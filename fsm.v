==> flow/design.v <==
module fsm(KEY, SW, CLOCK_50, x_, y_, colour, writeEn);
    input [3:0] KEY;
    input CLOCK_50;
    input [9:0] SW;
    output [7:0] x_;
    output [6:0] y_;
    output writeEn;
    output [2:0] colour;
    fsm_drawBox p2(.iResetn(KEY[0]), .iPlotBox(KEY[1]), .iBlack(KEY[2]), .iColour(SW[9:7]), .iLoadX(KEY[3]), .iXY_Coord(SW[6:0]),
            .iClock(CLOCK_50), .oX(x_), .oY(y_), .oColour(colour), .oPlot(writeEn));
endmodule
module fsm_drawBox(iResetn,iPlotBox,iBlack,iColour,iLoadX,iXY_Coord,iClock,oX,oY,oColour,oPlot);
    parameter X_SCREEN_PIXELS = 8'd160;
    parameter Y_SCREEN_PIXELS = 7'd120;
    input wire iResetn;
    input wire iPlotBox, iBlack, iLoadX;  
    input wire [2:0] iColour;
    input wire [6:0] iXY_Coord;  
    input wire iClock;
    output wire [6:0] oY;
    output wire [7:0] oX;   
    output wire oPlot; 
    output wire [2:0] oColour;
    wire plotDone, startPlot;
    wire [2:0] colour;
    wire [7:0] x_boxsize, x_coord;
    wire [6:0] y_boxsize, y_coord;
    controlCenter mainCtl(.resetn(iResetn), 
                        .clock(iClock),
                        .iPlotBox(iPlotBox),
                        .iBlack(iBlack), 
                        .iColour(iColour), 
                        .iLoadX(iLoadX), 
                        .iXY_Coord(iXY_Coord),
                        .xScreenSize(X_SCREEN_PIXELS),
                        .yScreenSize(X_SCREEN_PIXELS),
                        .colour(colour),
                        .x_coord(x_coord), 
                        .y_coord(y_coord), 
                        .x_boxsize(x_boxsize), 
                        .y_boxsize(y_boxsize), 
                        .startPlot(startPlot), 
                        .plotDone(plotDone));
    drawBox drawVGA(.resetn(iResetn), 
                    .clock(iClock), 
                    .colour(colour), 
                    .x_coord(x_coord), 
                    .y_coord(y_coord), 
                    .x_boxsize(x_boxsize), 
                    .y_boxsize(x_boxsize), 
                    .startPlot(startPlot), 
                    .plotDone(plotDone), 
                    .oPlot(oPlot), 
                    .oColour(oColour), 
                    .oX(oX), 
                    .oY(oY));
endmodule  
module controlCenter(resetn, clock, xScreenSize, x_coord, x_boxsize, yScreenSize, y_coord, y_boxsize, iXY_Coord, iColour, iPlotBox, iBlack, iLoadX, plotDone, startPlot, colour);
    input resetn, clock;
    input [7:0] xScreenSize, x_coord, x_boxsize;
    input [6:0] yScreenSize, y_coord, y_boxsize;
    input [6:0] iXY_Coord;
    input [2:0] iColour;
    input iPlotBox, iBlack, iLoadX, plotDone;
    output startPlot;
    output [2:0] colour;
    mainControl mainC(.resetn(resetn),
                    .clk(clock), 
                    .plotBox(iPlotBox), 
                    .black(iBlack),
                    .loadx(iLoadX), 
                    .plotDone(plotDone), 
                    .ld_x_coord(ld_x_coord), 
                    .ld_y_coord(ld_y_coord), 
                    .ld_black(ld_black),
                    .drawStart(drawStart));
    mainDatapath mainD(.resetn(resetn), 
                    .clk(clock), 
                    .iColour (iColour),
                    .iXY_Coord(iXY_Coord),
                    .xScreenSize (xScreenSize),
                    .yScreenSize (yScreenSize),
                    .ld_x_coord(ld_x_coord), 
                    .ld_y_coord(ld_y_coord), 
                    .ld_black(ld_black),
                    .drawStart(drawStart), 
                    .colour(colour), 
                    .x_coord(x_coord), 
                    .y_coord(y_coord), 
                    .x_boxsize(x_boxsize), 
                    .y_boxsize(y_boxsize), 
                    .startPlot(startPlot));	
endmodule 
module mainControl(resetn, clk, plotBox, black, loadx, plotDone, ld_x_coord, ld_y_coord, ld_black, drawStart);
    input resetn, clk, plotBox, black, loadx, plotDone;
    output reg ld_x_coord, ld_y_coord, ld_black, drawStart;
	reg [5:0] current_state, next_state; 
    localparam  S_IDLE			= 6'b0,
				S_LOAD_X        = 6'd1,
                S_LOAD_X_WAIT   = 6'd2,
                S_LOAD_Y        = 6'd3,
                S_LOAD_Y_WAIT   = 6'd4,
                S_BLACK        	= 6'd5,
                S_BLACK_WAIT   	= 6'd6,
                S_PLOT			= 6'd7, 
                S_WAIT_DONE     = 6'd8;
    always@(*)
    begin: state_table 
            case (current_state)
                S_IDLE: next_state = black ? S_BLACK : (loadx ? S_LOAD_X : S_IDLE);  
				S_LOAD_X: next_state = S_LOAD_X_WAIT;
                S_LOAD_X_WAIT: next_state = loadx ? S_LOAD_X_WAIT : S_LOAD_Y;  
                S_LOAD_Y: next_state = plotBox ? S_LOAD_Y_WAIT : S_LOAD_Y;  
                S_LOAD_Y_WAIT: next_state = plotBox ? S_LOAD_Y_WAIT : S_PLOT;  
                S_BLACK: next_state = S_BLACK_WAIT;  
                S_BLACK_WAIT: next_state = black ? S_BLACK_WAIT : S_PLOT;  
                S_PLOT: next_state = S_WAIT_DONE;  
				S_WAIT_DONE: next_state = plotDone ? S_IDLE : S_WAIT_DONE;
            default: next_state = S_IDLE;
        endcase
    end
    always @(*)
    begin: enable_signals
        ld_x_coord = 1'b0;
        ld_y_coord = 1'b0;
		ld_black   = 1'b0;
        drawStart  = 1'b0;  
        case (current_state)  
            S_IDLE:
            begin
            end
            S_LOAD_X: begin
                ld_x_coord = 1'b1;  
            end 
            S_LOAD_Y: begin ld_y_coord = 1'b1;  
            end
            S_BLACK: begin ld_black = 1'b1;  
            end
            S_PLOT: begin drawStart= 1'b1;  
            end
            S_WAIT_DONE:
            begin
            end
			default:
            begin
            end
        endcase
    end  
    always@(posedge clk)
    begin: state_FFs
        if (!resetn) current_state <= S_IDLE;  
        else current_state <= next_state;
    end  
endmodule		
module mainDatapath(resetn, clk, iColour, iXY_Coord, xScreenSize, yScreenSize, ld_x_coord, ld_y_coord, ld_black, drawStart, colour, x_coord, x_boxsize, y_coord, y_boxsize, startPlot);
    input resetn, clk;
    input [2:0] iColour;
    input [6:0] iXY_Coord;
    input [7:0] xScreenSize; 
    input [6:0] yScreenSize;
    input ld_x_coord, ld_y_coord, ld_black, drawStart;
    output reg [2:0] colour;
    output reg [7:0] x_coord, x_boxsize;
    output reg [6:0] y_coord, y_boxsize;
    output reg startPlot;
    always@(posedge clk) 
    begin
        if (!resetn) startPlot <= 1'b0;  
        else 
        begin
            if(drawStart) startPlot <= 1'b1;
            else startPlot <= 1'b0;
        end
    end	
    always@(posedge clk) 
    begin
        if (!resetn) colour <= 3'b0;  
        else
        begin
            if (ld_black) colour <= 3'b0;  
            else if (ld_y_coord) colour <= iColour;  
        end
    end	
    always@(posedge clk)
    begin
        if (!resetn) x_coord <= 8'b0;  
        else
        begin
            if (ld_black) x_coord <= 8'b0;  
            else if (ld_x_coord) x_coord <= {1'b0, iXY_Coord};  
        end                                                     
    end
    always@(posedge clk)
    begin
        if (!resetn) y_coord <= 8'b0;  
        else
        begin
            if (ld_black) y_coord <= 8'b0;  
            else if (ld_y_coord) y_coord <= iXY_Coord;  
        end
    end
    always@(posedge clk) 
    begin
        if (!resetn)  
        begin
            x_boxsize <= 8'b0;
            y_boxsize <= 7'b0; 		
        end
        else
        begin
            if (ld_black)  
            begin
                x_boxsize <= xScreenSize;
                y_boxsize <= yScreenSize;
            end
            else if (ld_y_coord)  
            begin
                x_boxsize <= 8'd4;
                y_boxsize <= 8'd4; 	
            end
        end
    end
endmodule
module drawBox (resetn, clock, colour, x_coord, y_coord, x_boxsize, y_boxsize, startPlot, plotDone, oPlot, oColour, oX, oY);
    input resetn, clock;
    input [2:0] colour;
    input [7:0] x_boxsize, x_coord;
    input [6:0] y_boxsize, y_coord;
    input wire startPlot;
    output wire plotDone, oPlot;
    output wire [2:0] oColour;  
    output wire [7:0] oX;        
    output wire [6:0] oY;  
    wire [7:0] plot_x, target_x;
    wire [6:0] plot_y, target_y;
    wire ld_data, draw, ld_orgX;
    drawBoxControl drawCtl(.clk(clock),
                            .resetn(resetn), 
                            .startPlot(startPlot), 
                            .plot_x(plot_x), 
                            .plot_y(plot_y), 
                            .target_x(target_x),  
                            .target_y(target_y), 
                            .ld_data(ld_data), 
                            .draw(draw),
                            .ld_orgX(ld_orgX),
                            .plotDone(plotDone)
                            );
    drawBoxDatapath drawDpath(.clk(clock),
                            .resetn(resetn), 
                            .colour(colour),
                            .x_coord(x_coord),
                            .y_coord(y_coord),
                            .x_boxsize(x_boxsize),
                            .y_boxsize(y_boxsize),  
                            .ld_data(ld_data), 
                            .draw(draw ),
                            .ld_orgX(ld_orgX),   
                            .plot_x(plot_x), 
                            .plot_y(plot_y), 
                            .target_x(target_x),  
                            .target_y(target_y), 						  
                            .oPlot(oPlot), 
                            .oColour(oColour), 
                            .oX(oX),
                            .oY(oY)
                            );
endmodule
module drawBoxControl(clk, resetn, startPlot, plot_x, target_x, plot_y, target_y, ld_data, draw, ld_orgX, plotDone);
    input clk, resetn, startPlot;
	input [7:0] plot_x,	target_x;
	input [6:0] plot_y, target_y;
    output reg ld_data, draw, ld_orgX, plotDone;
    reg [5:0] current_state, next_state; 
    localparam  S_IDLE	       	 = 6'd0,
                S_LOAD_DATA      = 6'd1,
                S_DRAW           = 6'd2,
				S_DONE 			 = 6'd5;  
    always@(*)
    begin: state_table 
            case (current_state)
                S_IDLE: next_state = startPlot ? S_LOAD_DATA : S_IDLE;
                S_LOAD_DATA: next_state = S_DRAW;
                S_DRAW: next_state = ((plot_x == target_x) && (plot_y == target_y)) ? S_DONE : S_DRAW; 
                S_DONE: next_state = S_IDLE;
            default: next_state = S_IDLE;
        endcase
    end
    always @(*)
    begin: enable_signals
        ld_data = 1'b0;
        draw = 1'b0;
        ld_orgX = 1'b0;
        plotDone = 1'b0;
        case (current_state)
            S_IDLE: 
            begin
				ld_data = 1'b0;
				draw = 1'b0;
				ld_orgX = 1'b0;
				plotDone = 1'b1;			
            end
            S_LOAD_DATA: 
            begin
                ld_data = 1'b1;
				plotDone = 1'b0;	
            end
            S_DRAW: begin draw = 1'b1;
            end
			S_DONE: begin plotDone = 1'b1;
            end
        endcase
    end  
    always@(posedge clk)
    begin: state_FFs
        if (!resetn) current_state <= S_IDLE;
        else current_state <= next_state;
    end  
endmodule
module drawBoxDatapath(clk, resetn, colour, x_coord, x_boxsize, y_coord, y_boxsize, ld_data, ld_orgX, draw, oPlot, oColour, plot_x, target_x, oX, plot_y, target_y, oY);
    input clk, resetn, ld_data, ld_orgX, draw;
	input [2:0] colour;
    input [7:0] x_coord, x_boxsize;
	input [6:0] y_coord, y_boxsize;
    output reg oPlot;
	output reg [2:0] oColour;
    output reg [7:0] plot_x, target_x, oX;
	output reg [6:0] plot_y, target_y, oY;
	reg [7:0] temp_x_coord;  
    always@(posedge clk)
    begin
        if (!resetn)  
        begin
            target_x <= 8'b0; 			
            target_y <= 7'b0; 	
            temp_x_coord <= 8'b0;
        end
        else
        begin
            if (ld_data)
            begin  
                target_x <= (x_coord + x_boxsize - 1);		
                target_y <= (y_coord + y_boxsize - 1);
                temp_x_coord <= x_coord;
            end
        end
    end
    always@(posedge clk)
    begin
        if (!resetn)  
        begin
            oPlot <= 1'b0;
            oX <= 8'b0;
            oY <= 7'b0;
            oColour <= 3'b0;
        end
        else
        begin
            if (draw)  
            begin
                oPlot <= 1'b1;  
                oX <= plot_x; 
                oY <= plot_y;
                oColour <= colour;
            end
            else oPlot <= 1'b0;  
        end
    end
    always@(posedge clk) 
    begin
        if (!resetn)  
        begin
			plot_x <= 8'b0;
			plot_y <= 7'b0;
        end
        else 
        begin
            if (ld_data)  
            begin
                plot_x <= x_coord;  
				plot_y <= y_coord;  
			end
			else if (plot_x == target_x)  
            begin
				plot_x <= temp_x_coord;  
				plot_y <= plot_y + 1;  
			end
			else  
            begin
				plot_x <= plot_x + 1;  
				plot_y <= plot_y;  
			end
        end
    end	
endmodule
Step by step through the tools: fsm --
The steps from the RTL of fsm to its reports follow in flow order. Line numbers count from 1 in the design file above. Library cell names are shortened. The mark -- stands for no value.
Set-up: top module fsm, clock port CLOCK_50, standard-cell library sky130hd, library corner tt_025C_1v80

Elaborated design --
Source: Yosys, flattened and elaborated, memories not mapped. Widths are those after wreduce. Registers that Yosys merges into a memory's read port (data or address) are not register bits. Print and check cells do not count. Equal cells are merged and count once.
Bit counts: word-level cells 72, bits in registers 89, output and inout bits 19
Operators by class: eq/ne operators 13, bitwise gates (word level) 1, reduce/logical cells 8, add/subtract/negate cells 6, mux-type cells 26
Operators with widths (count):
- case mux 6 bit (select 9 bit) | 1
- equality test 6 x 3 -> 1 bit with constant B | 5
- 2-to-1 mux 8 bit | 3
- 2-to-1 mux 7 bit | 3
- equality test 6 x 2 -> 1 bit with constant B | 3
- case mux 6 bit (select 3 bit) | 1
- 2-to-1 mux 1 bit | 13
- equality test 6 x 1 -> 1 bit with constant B | 2
- zero test 6 bit | 2
- adder 7 x 8 -> 8 bit | 1
- adder 8 x 1 -> 8 bit with constant B | 1
- subtractor 8 x 1 -> 8 bit with constant B | 1
- equality test 8 bit | 1
- adder 7 x 1 -> 7 bit with constant B | 1
- subtractor 7 x 1 -> 7 bit with constant B | 1
- adder 7 x 6 -> 7 bit | 1
- equality test 7 bit | 1
- OR reduction 2 bit | 3
- equality test 6 x 4 -> 1 bit with constant B | 1
- 2-to-1 mux 6 bit | 1
- 2-to-1 mux 3 bit | 2
- nonzero test 2 bit | 2
- 2-to-1 mux 4 bit | 1
- 2-to-1 mux 2 bit | 1
- logical AND 1 bit | 1
- NOT 1 bit | 1

Logic depth --
Depth = most cells in a row (Yosys ltp): at word level without a register or memory, in the mapped netlist without a sequential cell, where the memories' decode and read muxes count.
Logic depth: depth after elaboration 5, ABC_AREA 0, gate-level depth with buffers 9, mapped depth without buffers 9

Synthesis result --
Source: synth_stat.txt of the flow (Yosys; design flattened, memories mapped). It holds for the ABC_AREA given above (unset counts as 0); a run with the other value may have another netlist.
Cell types:
- dfxtp_1 | count 89, area in all 1.78E+03 sq um
- mux2i_1 | count 55, area in all 550.528 sq um
- nor2b_1 | count 38, area in all 237.728 sq um
- ha_1 | count 17, area in all 212.704 sq um
- xnor2_1 | count 15, area in all 131.376 sq um
- xor2_1 | count 15, area in all 131.376 sq um
- inv_1 | count 26, area in all 97.594 sq um
- a21oi_1 | count 18, area in all 90.086 sq um
- o21ai_0 | count 17, area in all 85.082 sq um
- nor2_1 | count 19, area in all 71.318 sq um
- nand3_1 | count 14, area in all 70.067 sq um
- clkbuf_1 | count 18, area in all 67.565 sq um
- and2_1 | count 8, area in all 50.048 sq um
- nand2_1 | count 13, area in all 48.797 sq um
- fa_1 | count 2, area in all 40.038 sq um
- and3_1 | count 6, area in all 37.536 sq um
- o211a_1 | count 3, area in all 30.029 sq um
- nand4_1 | count 4, area in all 25.024 sq um
Other cell types: 32; their cells: 51.
Synthesis totals: mapped flip-flops 89, buffers 21, mapped area 4169.0 sq um, standard cells after synthesis 428

Path before layout --
Source: OpenSTA report_checks on the synthesized netlist (no wires, ideal clock, input and output delay 20% of the period each), path of least setup slack; recovery checks are left aside. Register names are those of the netlist, which keeps one name where synthesis merged equal registers.
Timing post-synthesis: path type register -> register, from register p2.mainCtl.mainD.x_coord[2], to register (no name shown), arrival time 1.876 ns, path delay 1.998 ns, setup slack -0.048 ns, required time 1.828 ns, driving pins on the path 10, clock period 1.95 ns, synthesis period reached 1.998 ns
"path delay" = arrival - input delay + setup time. "driving pins on the path": output pins that drive a net of the path, with the launching flip-flop's if there is one; two outputs of one cell count as two. "synthesis period reached" is the clock period less the worst setup slack; recovery checks do not enter. This is arithmetic on one report: input and output delays are still those of the set period (20% each). Between the ends stands the longest chain of elaborated cells between them, by number of cells; it is not shown to be the way that was timed. Of several equally long chains one is given. A line is the first line of the expression or statement that the cell stems from. Yosys adds cells for indexed reads and writes and turns some case tables into memories. A register here has more assigning lines than the two given.
On the way, post-synthesis: path through dfxtp_1 > inv_1 > ha_1 > inv_1 > fa_1 > a211oi_1 > o21bai_1 > a21oi_1 > nor3_1 > nand3b_1, length of the longest elaborated chain 2, elaborated cells between the ends (all ways) 2, source lines of those cells 1, classes of those cells add/sub: 2
RTL lines, path post-synthesis:
- start: declaration | line 163 | output reg [7:0] x_coord, x_boxsize;
- start: assignment | line 186 | if (!resetn) x_coord <= 8'b0;
- start: assignment | line 190 | else if (ld_x_coord) x_coord <= {1'b0, iXY_Coord};
- adder 7 x 8 -> 8 bit | line 342
- subtractor 8 x 1 -> 8 bit | line 342
- end: assignment | line 334
- end: assignment | line 342
- end: declaration | line 327

Path in the finished layout --
From the final timing report of flow run 1: the path of least setup slack in the routed layout; clock arrival at registers is part of the times.
Timing after layout: path type register -> register, from register p2.mainCtl.mainD.x_boxsize[2], to register (no name shown), driving pins on the path 10, clock period 1.49 ns, setup slack -0.35 ns, arrival time 2.08 ns, required time 1.73 ns
Between the ends stands the longest chain of elaborated cells between them, by number of cells; it is not shown to be the way that was timed. Of several equally long chains one is given. A register here has more assigning lines than the two given.
On the way, after layout: path through dfxtp_2 > inv_4 > ha_4 > inv_2 > fa_2 > a211oi_2 > o21bai_1 > a21oi_2 > nor3_1 > nand3b_1, length of the longest elaborated chain 2, elaborated cells between the ends (all ways) 2, source lines of those cells 1, classes of those cells add/sub: 2
RTL lines, path after layout:
- start: declaration | line 163 | output reg [7:0] x_coord, x_boxsize;
- start: assignment | line 206 | x_boxsize <= 8'b0;
- start: assignment | line 213 | x_boxsize <= xScreenSize;
- adder 7 x 8 -> 8 bit | line 342
- subtractor 8 x 1 -> 8 bit | line 342
- end: assignment | line 334
- end: assignment | line 342
- end: declaration | line 327

Ticket comment

Settings and measured results of 2 stored flow runs for module fsm (sky130hd), not sorted in any way. The constraints put input and output delay at 20% of the set period each and load the outputs with 0.01 pF.
"power" rests on the timing tool's default activity at the inputs, not on a simulated workload.
[flow run 1] settings: period_ns=1.49, CAP_MARGIN=20, CORE_MARGIN=2, CORE_UTILIZATION=40, SLEW_MARGIN=20
[flow run 1] result: chip area after synthesis (Yosys) 4169.0 sq um, die area 11255.1 sq um, standard-cell area of the final layout 5495.3 sq um, utilization 53.7%, worst setup slack after layout -0.349 ns, total negative slack -3.392 ns, worst hold slack 0.383 ns, power 4919 µW
[flow run 2] settings: period_ns=2.77, CORE_UTILIZATION=53, PLACE_DENSITY_LB_ADDON=0.02, CORE_ASPECT_RATIO=0.65, CORE_MARGIN=2, CELL_PAD_IN_SITES_GLOBAL_PLACEMENT=3, CELL_PAD_IN_SITES_DETAIL_PLACEMENT=2, TNS_END_PERCENT=15, ABC_AREA=0, CTS_CLUSTER_SIZE=46, CAP_MARGIN=15, SLEW_MARGIN=20
[flow run 2] result: did not finish, placement stopped with FLW-0024
